==> flow/design.v <==
`timescale 1ns / 1ps
module register_file
(
	clk,	 
	raddr0,
	rdata0,
	raddr1,
	rdata1,
	waddr,
	wdata,
	wren
);
	input					clk;
    input 		[3:0]		raddr0;
	input 		[3:0]		raddr1;
	input 		[3:0]		waddr;
	input		[31:0]		wdata;
	input 					wren;
    output 		[31:0] 	rdata0;
	output		[31:0]	rdata1;
    reg	[31:0] reg_file	[31:0];
	assign rdata0 = reg_file[raddr0];
	assign rdata1 = reg_file[raddr1];
	integer i;
	initial
	begin	
	    for(i = 0; i < 32; i = i+1)
		begin
	        reg_file[i] = 0;
		end
	end
    always @(posedge clk)
	begin
		if (wren) begin
			reg_file[waddr] <= wdata;
		end
	end
 endmodule  
==> Step by step through the tools: register_file <==
Tool output for the design above, in the order of the flow.
Line numbers count from 1 in the design file above.
Library cell names are shortened.
{ "design": {"top": "register_file", "clock": "clk", "library": "sky130hd", "lib_corner": "tt_025C_1v80"} }

==> After elaboration <==
Counts by Yosys on the flattened word-level netlist (proc, flatten, opt, wreduce; memories kept). Register bits leave out memories and registers merged into their read ports (data or address); mux counts leave out enables and synchronous resets folded into registers. Print and check cells are left out. Cells with the same type and inputs are merged into one.
Memory sizes are those after Yosys's memory passes, which may raise the word count (mostly to a power of two), join words into wider ones and drop unused or constant bits.
{ "word_totals": {"ff_bits": 0, "ram_bits": 1024, "n_memories": 1, "input_bits": 46, "out_inout_bits": 64, "word_cells": 4} }
{ "classes": {"muxes": 3} }
{ "memory_table": {"columns": ["memory", "size", "word_bits", "read_ports", "wr", "line", "rtl"], "rows": [
  ["reg_file", 32, 32, 2, 1, 21, "reg [31:0] reg_file [31:0];"]
]} }
{ "op_table": {"columns": ["operator", "n"], "rows": [
  ["two-way mux 32 bit", 1],
  ["two-way mux 5 bit", 1],
  ["two-way mux 1 bit", 1]
]} }

==> Logic depth <==
Longest topological path by Yosys (ltp), each cell counted once; first at word level (registers and memories cut), then after technology mapping (sequential cells cut; the memories' decode and read muxes count).
{ "logic_depth": {"depth_word": 1, "abc_area": 0, "mapped_depth": 5, "ltp_nobuf": 3} }

==> Synthesis result <==
Source: synth_stat.txt of the flow (Yosys; design flattened, memories mapped). It holds for the ABC_AREA given above (unset counts as 0); a run with the other value may have another netlist.
{ "mapped": {"stdcells": 1077, "yosys_area_um2": 22940.8, "seq_area_um2": 15374.7, "ff_cells": 512, "n_buf": 86} }
{ "by_type": {"columns": ["type", "n", "type_area_um2"], "rows": [
  ["edfxtp_1", 512, 1.54E+04],
  ["mux4_2", 256, 5765.53],
  ["a22oi_1", 128, 960.922],
  ["nand2_1", 65, 243.984],
  ["buf_4", 22, 165.158],
  ["clkbuf_1", 33, 123.869],
  ["buf_1", 20, 75.072],
  ["nor2_1", 14, 52.55],
  ["buf_6", 4, 45.043],
  ["buf_2", 7, 35.034],
  ["nor2b_1", 4, 25.024],
  ["nor3_1", 4, 20.019],
  ["nand3b_1", 2, 15.014],
  ["and2_1", 2, 12.512],
  ["nand2b_1", 2, 12.512],
  ["or3b_2", 1, 8.758],
  ["nand3_1", 1, 5.005]
]} }

==> Worst setup path after synthesis <==
Source: OpenSTA report_checks on the synthesized netlist (no wires, ideal clock, input and output delay 20% of the period each), path of least setup slack; recovery checks are left aside. Register names are those of the netlist, which keeps one name where synthesis merged equal registers.
{ "synth_path": {"kind": "input to register", "startpoint": "in waddr[2]", "endpoint": "mem reg_file[0][0]", "tclk_ns": 6.89, "in_delay_ns": 1.378, "setup_ns": 0.461, "launch_ns": 1.378, "arrival_time_ns": 4.096, "required_ns": 6.429, "setup_slack_ns": 2.332, "delay_ns": 3.179, "stages": 2, "path_buffers": 0, "synth_period_reached_ns": 4.558} }
"delay_ns" is the arrival time less input delay plus setup time.
"stages": output pins that drive a net of the path, with the launching flip-flop's if there is one; two outputs of one cell count as two.
"synth_period_reached_ns" = period - worst setup slack (recovery checks aside). The figure is calculated, with input and output delays left at 20% of the set period.
The rows between start and end are the longest chain of elaborated cells between them; the timing report does not say that the signal goes this way. Where chains are equally long, one stands for them.
A line is the first line of the expression or statement that the cell stems from. Yosys adds cells for indexed reads and writes and turns some case tables into memories.
{ "synth_between": {"path_cell_list": "or3b_2 > nor3_1", "elab_chain_len": 1, "cells_between": 1, "lines_between": 1, "cone_classes": "1 x mux"} }
{ "synth_lines": {"columns": ["item", "line", "rtl"], "rows": [
  ["from (decl)", 16, "input [3:0] waddr;"],
  ["two-way mux 5 bit", 34, "if (wren) begin"],
  ["to (decl)", 21, "reg [31:0] reg_file [31:0];"]
]} }

==> Path in the finished layout <==
Path of least setup slack in the final report of flow run 1 (OpenROAD, finished layout, wires in). Where an end is a register, its clock arrival counts in the times.
{ "layout_path": {"kind": "input to output", "startpoint": "in raddr1[3]", "endpoint": "out rdata1[3]", "tclk_ns": 4.49, "in_delay_ns": 0.90, "output_delay_ns": 0.90, "launch_ns": 0.90, "arrival_time_ns": 3.46, "required_ns": 3.59, "setup_slack_ns": 0.13, "stages": 7, "path_buffers": 4} }
The rows between start and end are the longest chain of elaborated cells between them; the timing report does not say that the signal goes this way. Where chains are equally long, one stands for them.
A memory read counts as a cell of the chain, while the word-level depth stops at memories.
{ "layout_between": {"path_cell_list": "clkdlybuf4s50_1 > and2_1 > clkbuf_1 > clkbuf_2 > a22oi_1 > nand2_1 > clkdlybuf4s50_1", "elab_chain_len": 1, "cells_between": 1, "lines_between": 1, "cone_classes": "1 x memory"} }
{ "layout_lines": {"columns": ["item", "line", "rtl"], "rows": [
  ["from (decl)", 15, "input [3:0] raddr1;"],
  ["memory read (32 x 32 bit)", 21, "reg [31:0] reg_file [31:0];"],
  ["to (decl)", 20, "output [31:0] rdata1;"]
]} }

Appendix: measured runs

Flow measurements of register_file on sky130hd: 2 stored runs with different settings, listed in no order. Input and output delays are each 20% of the period that was set; the output load is 0.01 pF.
"time used up by the worst setup path": the worst setup path's part of the clock period (all of it between registers, 20% less for each end at a port) less its slack. A launch clock that arrives late makes it longer, a capture clock that arrives late makes it shorter.
"total power after layout": no workload was simulated; the value follows from the tool's default switching activity.

==> flow run 1: settings <==
{ "period_ns": 4.49, "CORE_UTILIZATION": 39, "PLACE_DENSITY_LB_ADDON": 0.2, "CORE_ASPECT_RATIO": 0.64, "CELL_PAD_IN_SITES_GLOBAL_PLACEMENT": 1, "TNS_END_PERCENT": 75, "ABC_AREA": 0, "GPL_TIMING_DRIVEN": 0, "GPL_ROUTABILITY_DRIVEN": 1, "CTS_CLUSTER_SIZE": 15, "CAP_MARGIN": 20, "MIN_ROUTING_LAYER": "met2", "CORE_MARGIN": 2, "SLEW_MARGIN": 20 }
==> flow run 1: results <==
cell area after synthesis: 22940.8 um^2
die size: 60826.3 um^2
standard-cell area after routing: 27309.9 um^2
worst setup slack after layout: 0.130 ns
total negative setup slack: 0.000 ns
total power after layout: 10.513 mW
time used up by the worst setup path: 2.56 ns
type of the worst setup path: input to output

==> flow run 2: settings <==
{ "period_ns": 3.64, "CORE_UTILIZATION": 28, "SETUP_SLACK_MARGIN": 0.3, "PLACE_DENSITY_LB_ADDON": 0.08, "HOLD_SLACK_MARGIN": 0.0, "CORE_ASPECT_RATIO": 0.92, "CELL_PAD_IN_SITES_GLOBAL_PLACEMENT": 0, "CELL_PAD_IN_SITES_DETAIL_PLACEMENT": 1, "TNS_END_PERCENT": 40, "CTS_CLUSTER_SIZE": 40, "CTS_CLUSTER_DIAMETER": 130, "SLEW_MARGIN": 40, "MIN_ROUTING_LAYER": "met1", "CAP_MARGIN": 20, "CORE_MARGIN": 2 }
==> flow run 2: results <==
cell area after synthesis: 22940.8 um^2
die size: 84239.1 um^2
standard-cell area after routing: 27420.0 um^2
worst setup slack after layout: 0.288 ns
total negative setup slack: 0.000 ns
total power after layout: 10.929 mW
time used up by the worst setup path: 1.90 ns
type of the worst setup path: input to output
